==> flow/design.v <==
module pc (
    input wire clk,
    input wire rst,
    input wire branchsig,
    input wire bnch1,
    input wire jr,
    input wire j,
    input wire aui,
    input wire[7:0] alu,
    input wire [31:0]address_in,
    output reg [31:0]address_out
);
always @(posedge clk or negedge rst) begin
    if(!rst)begin
        address_out <= 0;
    end
    else if(branchsig || bnch1)
    begin
        address_out=alu;
    end
   else if (jr==1'b1)begin
    address_out=alu;
    end
    else if(j==1'b1)begin
        address_out=alu;
    end
    else if(aui==1'b1)begin
        address_out=alu; 
    end
    else begin
        address_out <= address_out + 32'd4;
    end
end
endmodule
module fetch (
input wire clk,
input wire rst,
output wire[31:0]address_out,
input wire [31:0]address_in,
input wire branchsig,
input wire bnch1,
input wire jr,
input wire j,
input wire aui,
input wire [7:0]alu
);
pc u_pcV(.clk(clk),
         .rst(rst),
         .address_out(address_out),
         .branchsig(branchsig),
         .address_in(address_in),
         .bnch1(bnch1),
         .jr(jr),
         .j(j),                                   
         .aui(aui),
         .alu(alu));
endmodule
# From RTL to reports: fetch
# What the tools print for fetch, step after step.
# Lines are those of the file above, counted from 1.
# Library cell names are shortened.
# The mark -- stands for no value.
[inputs]
top = "fetch"
clock = "clk"
library = "sky130hd"
corner = "tt_025C_1v80"

# Word level
# Counts by Yosys on the flattened word-level netlist (proc, flatten, opt, wreduce; memories kept). Register bits leave out memories and registers merged into their read ports (data or address); mux counts leave out enables and synchronous resets folded into registers. Print and check cells are left out. Cells with the same type and inputs are merged into one.
[op_classes]
n_addsub = 1
mux = 4
reduce_and_logical = 1
[ops]
columns = ["cell", "count"]
rows = [
  ["two-way mux 32 bit", 4],
  ["adder 32 x 3 -> 32 bit (second input constant)", 1],
  ["logical OR 1 bit", 1],
]
[bits]
ff_bits = 32
input_bits = 47
output_inout_bits = 32
word_cells = 7

# Longest topological paths
# Depth = most cells in a row (Yosys ltp): at word level without a register or memory, in the mapped netlist without a sequential cell, where the memories' decode and read muxes count.
[logic_depth]
depth_word = 5
ABC_AREA = 0
mapped_depth = 6
mapped_depth_nobuf = 5

# After synthesis
# The flow's flattened synthesis, as Yosys stat reports it; memories are mapped. The netlist is that of the ABC_AREA named above (0 if unset); the other value can give another one.
[by_type]
columns = ["type", "count"]
rows = [
  ["dfrtp_1", 32],
  ["xor2_1", 8],
  ["o31ai_1", 9],
  ["or4_1", 9],
  ["a21oi_1", 13],
  ["and4_1", 6],
  ["nand2_1", 14],
  ["mux2_2", 4],
  ["nand3_1", 9],
  ["nor2_1", 12],
  ["o21ai_0", 9],
  ["nand4_1", 7],
  ["xnor2_1", 5],
  ["nand4_4", 2],
  ["and3_1", 5],
  ["or3_1", 4],
  ["nor4_1", 3],
  ["clkbuf_1", 4],
]
# Other cell types: 9; their cells: 11.
[synth_totals]
cell_count = 166
mapped_area_um2 = 1661.6
sequential_area_um2 = 800.8
ff_cells = 32
buf_cells = 6
# By module: a second synthesis without flattening, with its own total; a netlist apart from the flattened one above.
[hier_totals]
cells_unflattened = 171
area_unflattened_um2 = 1614.0
# Each row is one instance without its submodules.
[modules]
columns = ["mod", "n_inst", "n_cells", "mod_area_um2", "mod_seq_area_um2"]
rows = [
  ["pc", 1, 171, 1614.0, 800.8],
  ["fetch", 1, 0, 0.0, 0.0],
]

# Path before layout
# Source: OpenSTA report_checks on the synthesized netlist (no wires, ideal clock, input and output delay 20% of the period each), path of least setup slack; recovery checks are left aside. Register names are those of the netlist, which keeps one name where synthesis merged equal registers.
[synth_path]
path_kind = "flip-flop to flip-flop"
startpoint = "register u_pcV.address_out[2]"
endpoint = "register u_pcV.address_out[28]"
tclk_ns = 1.78
setup_ns = 0.078
t_first_pin_ns = 0.000
arrival_time_ns = 1.692
t_required_ns = 1.702
slack_ns = 0.010
delay_ns = 1.770
driving_pins = 6
path_buffers = 0
period_less_setup_slack_ns = 1.77
# "delay_ns" = arrival - input delay + setup time.
# "driving_pins" counts driving pins, that of a launching flip-flop among them; a cell with two outputs on the path counts twice.
# "period_less_setup_slack_ns" = period - worst setup slack (recovery checks aside). The figure is calculated, with input and output delays left at 20% of the set period.
# Between the ends stands the longest chain of elaborated cells between them, by number of cells; it is not shown to be the way that was timed. Of several equally long chains one is given.
# A line is the first line of the expression or statement that the cell stems from. Yosys adds cells for indexed reads and writes and turns some case tables into memories.
# At most two assigning lines are given for a register; there are more.
[synth_via]
cell_sequence = "dfrtp_1 > ha_1 > and3_1 > nand4_4 > or4_1 > a21oi_1"
elab_chain_cells = 5
[synth_rtl]
columns = ["item", "line", "text"]
rows = [
  ["from (decl)", 11, "output reg [31:0]address_out"],
  ["from (assign)", 19, "address_out=alu;"],
  ["from (assign)", 22, "address_out=alu;"],
  ["adder 32 x 3 -> 32 bit", 31, "address_out <= address_out + 32'd4;"],
  ["two-way mux 32 bit", 27, "else if(aui==1'b1)begin"],
  ["two-way mux 32 bit", 24, "else if(j==1'b1)begin"],
  ["two-way mux 32 bit", 21, "else if (jr==1'b1)begin"],
  ["two-way mux 32 bit", 17, "else if(branchsig || bnch1)"],
  ["to (assign)", 19, ""],
  ["to (assign)", 22, ""],
  ["to (decl)", 11, ""],
]

# Worst path after layout
# Path of least setup slack in the final report of job 1 (OpenROAD, finished layout, wires in). Where an end is a register, its clock arrival counts in the times.
[layout_path]
path_kind = "flip-flop to flip-flop"
startpoint = "register u_pcV.address_out[2]"
endpoint = "register u_pcV.address_out[30]"
tclk_ns = 1.18
setup_ns = 0.07
t_first_pin_ns = 0.28
arrival_time_ns = 1.83
t_required_ns = 1.39
slack_ns = -0.44
driving_pins = 6
path_buffers = 0
# Between the ends stands the longest chain of elaborated cells between them, by number of cells; it is not shown to be the way that was timed. Of several equally long chains one is given.
# At most two assigning lines are given for a register; there are more.
[layout_via]
cell_sequence = "dfrtp_2 > ha_4 > and3_4 > nand4_4 > or4_4 > a21oi_2"
elab_chain_cells = 5
[layout_rtl]
columns = ["item", "line", "text"]
rows = [
  ["from (decl)", 11, "output reg [31:0]address_out"],
  ["from (assign)", 19, "address_out=alu;"],
  ["from (assign)", 22, "address_out=alu;"],
  ["adder 32 x 3 -> 32 bit", 31, "address_out <= address_out + 32'd4;"],
  ["two-way mux 32 bit", 27, "else if(aui==1'b1)begin"],
  ["two-way mux 32 bit", 24, "else if(j==1'b1)begin"],
  ["two-way mux 32 bit", 21, "else if (jr==1'b1)begin"],
  ["two-way mux 32 bit", 17, "else if(branchsig || bnch1)"],
  ["to (assign)", 19, ""],
  ["to (assign)", 22, ""],
  ["to (decl)", 11, ""],
]

# Top module fetch; platform sky130hd; tools Yosys and OpenROAD; 2 stored runs in no particular order. Input and output delays are each 20% of the period that was set; the output load is 0.01 pF.
# "timing.achieved_period_ns" = clock period - worst setup slack. The figure is calculated, with input and output delays left at 20% of the set period.
# "timing.worst_path_ns": the worst setup path's part of the clock period (all of it between registers, 20% less for each end at a port) less its slack. A launch clock that arrives late makes it longer, a capture clock that arrives late makes it shorter.
# "final_power_uw" is the tool's figure for a default switching activity; nothing was simulated.

[[run]]
name = "job 1"
[run.settings]
period_ns = 1.18
CORE_UTILIZATION = 25
SETUP_SLACK_MARGIN = 0.11
CELL_PAD_IN_SITES_GLOBAL_PLACEMENT = 3
GPL_TIMING_DRIVEN = 0
GPL_ROUTABILITY_DRIVEN = 0
SLEW_MARGIN = 25
MIN_ROUTING_LAYER = "met2"
CAP_MARGIN = 20
CORE_MARGIN = 2
[run.results]
util_frac = 0.559
timing.achieved_period_ns = 1.617
timing.setup.ws_ns = -0.437
timing.worst_path_ns = 1.62
timing.worst_path_kind = "flip-flop to flip-flop"
final_power_uw = 2326
die_footprint_um2 = 7314.5
cell_area_final_um2 = 3567.2
yosys.chip_area_um2 = 1661.6
timing.setup.tns_ns = -9.101

[[run]]
name = "job 2"
[run.settings]
period_ns = 1.77
SETUP_SLACK_MARGIN = -0.14
CAP_MARGIN = 20
CORE_MARGIN = 2
CORE_UTILIZATION = 40
SLEW_MARGIN = 20
[run.results]
util_frac = 0.621
timing.achieved_period_ns = 1.794
timing.setup.ws_ns = -0.024
timing.worst_path_ns = 1.79
timing.worst_path_kind = "flip-flop to flip-flop"
final_power_uw = 1452
die_footprint_um2 = 4685.4
cell_area_final_um2 = 2483.6
yosys.chip_area_um2 = 1661.6
timing.setup.tns_ns = -0.028
